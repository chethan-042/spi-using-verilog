==> flow/design.v <==
module Mode0 #(
    parameter CLK_DIV = 4   
)(
    input        clk,          
    input        rst,          
    input        start,        
    input  [7:0] data_in,      
    input        miso,         
    output reg   sclk,         
    output reg   mosi,         
    output reg   ss,           
    output reg [7:0] data_out, 
    output reg   busy          
);
    parameter STATE_IDLE     = 2'b00;
    parameter STATE_TRANSFER = 2'b01;
    parameter STATE_DONE     = 2'b10;
    reg [1:0] state = STATE_IDLE;
    reg [7:0] shift_out = 8'b0;
    reg [7:0] shift_in  = 8'b0;
    reg [2:0] bit_cnt   = 3'b0;
    reg [15:0] clk_cnt = 0;
    reg sclk_edge = 0;
    always @(posedge clk or posedge rst) begin
        if (rst) begin
            clk_cnt   <= 0;
            sclk      <= 0;
            sclk_edge <= 0;
        end else begin
            if (state == STATE_TRANSFER) begin
                if (clk_cnt == (CLK_DIV / 2 - 1)) begin
                    clk_cnt <= 0;
                    sclk    <= ~sclk;
                    sclk_edge <= 1;
                end else begin
                    clk_cnt <= clk_cnt + 1;
                    sclk_edge <= 0;
                end
            end else begin
                clk_cnt <= 0;
                sclk    <= 0;
                sclk_edge <= 0;
            end
        end
    end
    always @(posedge clk or posedge rst) begin
        if (rst) begin
            state     <= STATE_IDLE;
            ss        <= 1;
            busy      <= 0;
            mosi      <= 0;
            data_out  <= 0;
            shift_out <= 0;
            shift_in  <= 0;
            bit_cnt   <= 0;
        end else begin
            case (state)
                STATE_IDLE: begin
                    ss   <= 1;
                    busy <= 0;
                    sclk <= 0;
                    if (start) begin
                        ss        <= 0;
                        busy      <= 1;
                        shift_out <= data_in;
                        bit_cnt   <= 3'd7;
                        state     <= STATE_TRANSFER;
                    end
                end
                STATE_TRANSFER: begin
                    if (sclk_edge) begin
                        if (sclk == 0) begin
                            mosi <= shift_out[bit_cnt];
                        end else begin
                            shift_in[bit_cnt] <= miso;
                            if (bit_cnt == 0)
                                state <= STATE_DONE;
                            else
                                bit_cnt <= bit_cnt - 1;
                        end
                    end
                end
                STATE_DONE: begin
                    ss       <= 1;
                    busy     <= 0;
                    data_out <= shift_in;
                    state    <= STATE_IDLE;
                end
                default: state <= STATE_IDLE;
            endcase
        end
    end
endmodule
## Reports on Mode0

The steps from the RTL of Mode0 to its reports follow in flow order.
Lines are those of the file above, counted from 1.
Operators carry their Yosys type and port widths (W data, S select, Z words).
Library cell names are shortened.
A cell with -- has no value.

- Top module: Mode0
- Clock input: clk
- Library: sky130hd
- Timing corner: tt_025C_1v80

## Elaborated design

Yosys after proc, flatten, opt, wreduce and memory -nomap, before mapping. Memory bits, and registers merged into a memory's read port (data or address), are not among the register bits. Print and check cells are not counted. Equal cells are merged and count once.

- Register bits: 33
- Output and inout bits: 12

- $add $sub $neg: 1
- Eq/ne operators: 7
- Shift-type cells: 1
- Multiplexer cells: 12
- Bitwise gates (word level): 1
- Reduce/logical cells: 8

Operators by type and width:

| operator | number |
|---|---|
| $mux W16 | 2 |
| $add A16 B1 Y16 const B | 1 |
| $eq A16 B1 Y1 const B | 1 |
| $ne A2 B2 Y1 const B | 4 |
| $shiftx A8 B3 Y1 | 1 |
| $mux W3 | 2 |
| $reduce_and A5 Y1 | 1 |
| $reduce_and A2 Y1 | 2 |
| $reduce_bool A2 Y1 | 2 |
| $reduce_and A4 Y1 | 1 |
| $pmux W2 S2 | 1 |
| $pmux W1 S2 | 2 |
| $mux W1 | 4 |
| $logic_not A3 Y1 | 1 |
| $eq A2 B1 Y1 const B | 1 |
| $eq A2 B2 Y1 const B | 1 |
| $logic_not A2 Y1 | 1 |
| $mux W2 | 1 |
| $not A1 Y1 | 1 |

## Logic depth

Yosys ltp: most cells in a row. Word level: on the elaborated netlist, between registers, memories and ports. Mapped: between sequential cells and ports; inverters and the memories' decode and read muxes count.

- Depth in word-level cells: 3
- ABC_AREA: 0
- Mapped depth: 7
- Mapped depth without buffers: 6

## Mapped cells and area

The flow's flattened synthesis, as Yosys stat reports it; memories are mapped. The netlist is that of the ABC_AREA named above (0 if unset); the other value can give another one.
The area totals of this step are shown rounded.

Cells by type:

| cell type | number |
|---|---|
| dfrtp_1 | 23 |
| xor2_1 | 10 |
| buf_4 | 11 |
| nor2_1 | 15 |
| nand4_1 | 7 |
| dfstp_2 | 1 |
| ha_1 | 2 |
| nand3_1 | 5 |
| mux2_2 | 2 |
| nand2_1 | 6 |
| nor4_1 | 3 |
| and4_1 | 2 |
| xnor2_1 | 2 |
| a21oi_1 | 3 |
| nand4_2 | 1 |
| or2_2 | 2 |
| or3_1 | 2 |
| inv_1 | 3 |

Not listed: further types 13, cells in them 14.

- Mapped cells: 114
- Synthesis area: 1174 um2
- Area of sequential cells: 601.8 um2
- Mapped flip-flops: 24
- Buffers: 13

## Worst setup path after synthesis

OpenSTA on the mapped netlist: ideal clock, no wires. The path of least setup slack (recovery checks aside). Input and output delay are each 20% of the period. Register names are those of the netlist, which keeps one name where synthesis merged equal registers.

- Path kind: reg-to-reg
- From: reg clk_cnt[0]
- To: reg clk_cnt[14]
- Clock period: 1750 ps
- Time at the first pin: 0 ps
- Data arrival time: 1345 ps
- Required time: 1672 ps
- Setup slack: 327 ps
- Delay of the path: 1423 ps
- Stages on the path: 6
- Path buffers: 0
- Synthesis period reached: 1423 ps

"delay of the path" = arrival - input delay + setup time.
"stages on the path": output pins that drive a net of the path, with the launching flip-flop's if there is one; two outputs of one cell count as two.
"synthesis period reached" is the clock period less the worst setup slack; recovery checks do not enter. This is arithmetic on one report: input and output delays are still those of the set period (20% each).
The rows between start and end are the longest chain of elaborated cells between them; the timing report does not say that the signal goes this way. Where chains are equally long, one stands for them.
Each line given opens the expression or statement behind the cell; cells for indexed reads and writes are added by Yosys, which also makes memories of some case tables.
A register here has more assigning lines than the two given.

- Path through: dfrtp_1 ha_1 and4_1 nand2_1 or3_1 a21oi_1
- Cells in the longest elaborated chain: 3
- Elaborated cells between the ends (all ways): 4
- Source lines of those cells: 3
- Classes of those cells: add/sub: 1; eq/ne: 1; mux: 2

Ends and longest elaborated chain, post-synthesis:

| what | RTL line | RTL |
|---|---|---|
| from (decl) | 22 | `reg [15:0] clk_cnt = 0;` |
| from (assign) | 26 | `clk_cnt   <= 0;` |
| from (assign) | 36 | `clk_cnt <= clk_cnt + 1;` |
| $add A16 B1 Y16 | 36 |  |
| $mux W16 | 31 | `if (clk_cnt == (CLK_DIV / 2 - 1)) begin` |
| $mux W16 | 30 | `if (state == STATE_TRANSFER) begin` |
| to (assign) | 32 | `clk_cnt <= 0;` |
| to (assign) | 36 |  |
| to (decl) | 22 |  |

## Worst path after layout

Path of least setup slack in the final report of run 1 (OpenROAD, finished layout, wires in). Where an end is a register, its clock arrival counts in the times.
The path's times are printed in steps of 10 ps; the period is the one set.

- Path kind: reg-to-reg
- From: reg clk_cnt[1]
- To: reg clk_cnt[2]
- Clock period: 1220 ps
- Time at the first pin: 300 ps
- Data arrival time: 1600 ps
- Required time: 1430 ps
- Setup slack: -170 ps
- Stages on the path: 8
- Path buffers: 1

The rows between start and end are the longest chain of elaborated cells between them; the timing report does not say that the signal goes this way. Where chains are equally long, one stands for them.
A register here has more assigning lines than the two given.

- Path through: dfrtp_1 inv_1 ha_2 nor4b_4 nand4_1 nand2_2 buf_12 nor2_1
- Cells in the longest elaborated chain: 3
- Elaborated cells between the ends (all ways): 4
- Source lines of those cells: 3
- Classes of those cells: add/sub: 1; eq/ne: 1; mux: 2

Ends and longest elaborated chain, after layout:

| what | RTL line | RTL |
|---|---|---|
| from (decl) | 22 | `reg [15:0] clk_cnt = 0;` |
| from (assign) | 26 | `clk_cnt   <= 0;` |
| from (assign) | 36 | `clk_cnt <= clk_cnt + 1;` |
| $add A16 B1 Y16 | 36 |  |
| $mux W16 | 31 | `if (clk_cnt == (CLK_DIV / 2 - 1)) begin` |
| $mux W16 | 30 | `if (state == STATE_TRANSFER) begin` |
| to (assign) | 32 | `clk_cnt <= 0;` |
| to (assign) | 36 |  |
| to (decl) | 22 |  |

Hand-over note for Mode0

2 stored runs of Mode0 in the flow (synthesis by Yosys, layout by OpenROAD, sky130hd cells), in arbitrary order. Constraints: input delay and output delay 20% of the set period each, output load 0.01 pF.
"clock period achieved" is the run's clock period less its worst setup slack. It is reckoned from that one timing run; input and output delays stay at 20% of the period that was set.
"worst path time": the worst setup path's part of the clock period (all of it between registers, 20% less for each end at a port) less its slack. A launch clock that arrives late makes it longer, a capture clock that arrives late makes it shorter.
"total power after layout" rests on the timing tool's default activity at the inputs, not on a simulated workload.
"worst path time" is known to 10 ps.
Values from the reports are rounded here.

### Run 1

==> flow/run.sh <==
#!/bin/bash
# the make line also repeats the synthesis and layout settings of config.mk as NAME=value (left out here)
make -C /OpenROAD-flow-scripts/flow DESIGN_CONFIG=/design/flow/config.mk WORK_HOME=/design/flow/orfs CLKGATE_MAP_FILE= finish
==> flow/config.mk <==
export PLATFORM = sky130hd
export DESIGN_NAME = Mode0
export DESIGN_NICKNAME = Mode0
export VERILOG_FILES = /design/flow/design.v
export SDC_FILE = /design/flow/constraint.sdc
export NUM_CORES = 4
export LEC_CHECK = 0
export CAP_MARGIN = 20
export CORE_MARGIN = 2
export CORE_UTILIZATION = 40
export SLEW_MARGIN = 20
==> flow/constraint.sdc <==
create_clock -name core_clock -period 1.22 [get_ports {clk}]
set_input_delay 0.2440 -clock core_clock [delete_from_list [all_inputs] [get_ports {clk}]]
set_output_delay 0.2440 -clock core_clock [all_outputs]
set_load 0.01 [all_outputs]

Results of run 1:
- Chip area in the Yosys report: 1174 um2
- Total die area: 3383 um2
- Final utilization: 55.6 %
- Worst setup slack after layout: -174 ps
- Summed negative setup slack: -2663 ps
- Total power after layout: 0.002543 W
- Clock period achieved: 1394 ps
- Worst path time: 1390 ps
- Critical path type: reg-to-reg

### Run 2

==> flow/run.sh <==
#!/bin/bash
# the make line also repeats the synthesis and layout settings of config.mk as NAME=value (left out here)
make -C /OpenROAD-flow-scripts/flow DESIGN_CONFIG=/design/flow/config.mk WORK_HOME=/design/flow/orfs CLKGATE_MAP_FILE= finish
==> flow/config.mk <==
export PLATFORM = sky130hd
export DESIGN_NAME = Mode0
export DESIGN_NICKNAME = Mode0
export VERILOG_FILES = /design/flow/design.v
export SDC_FILE = /design/flow/constraint.sdc
export NUM_CORES = 4
export LEC_CHECK = 0
export CAP_MARGIN = 10
export CELL_PAD_IN_SITES_DETAIL_PLACEMENT = 0
export CORE_ASPECT_RATIO = 1.29
export CORE_MARGIN = 2
export CORE_UTILIZATION = 67
export CTS_CLUSTER_DIAMETER = 293
export CTS_CLUSTER_SIZE = 30
export GPL_ROUTABILITY_DRIVEN = 1
export HOLD_SLACK_MARGIN = -0.01
export MAX_ROUTING_LAYER = met4
export PLACE_DENSITY = 0.9
export SLEW_MARGIN = 20
==> flow/constraint.sdc <==
create_clock -name core_clock -period 2.5 [get_ports {clk}]
set_input_delay 0.5000 -clock core_clock [delete_from_list [all_inputs] [get_ports {clk}]]
set_output_delay 0.5000 -clock core_clock [all_outputs]
set_load 0.01 [all_outputs]

Results of run 2:
- Chip area in the Yosys report: 1174 um2
- Total die area: 2105 um2
- Final utilization: 74.4 %
- Worst setup slack after layout: 622 ps
- Summed negative setup slack: 0 ps
- Total power after layout: 0.0009733 W
- Clock period achieved: 1878 ps
- Worst path time: 1380 ps
- Critical path type: reg-to-output

End of note.
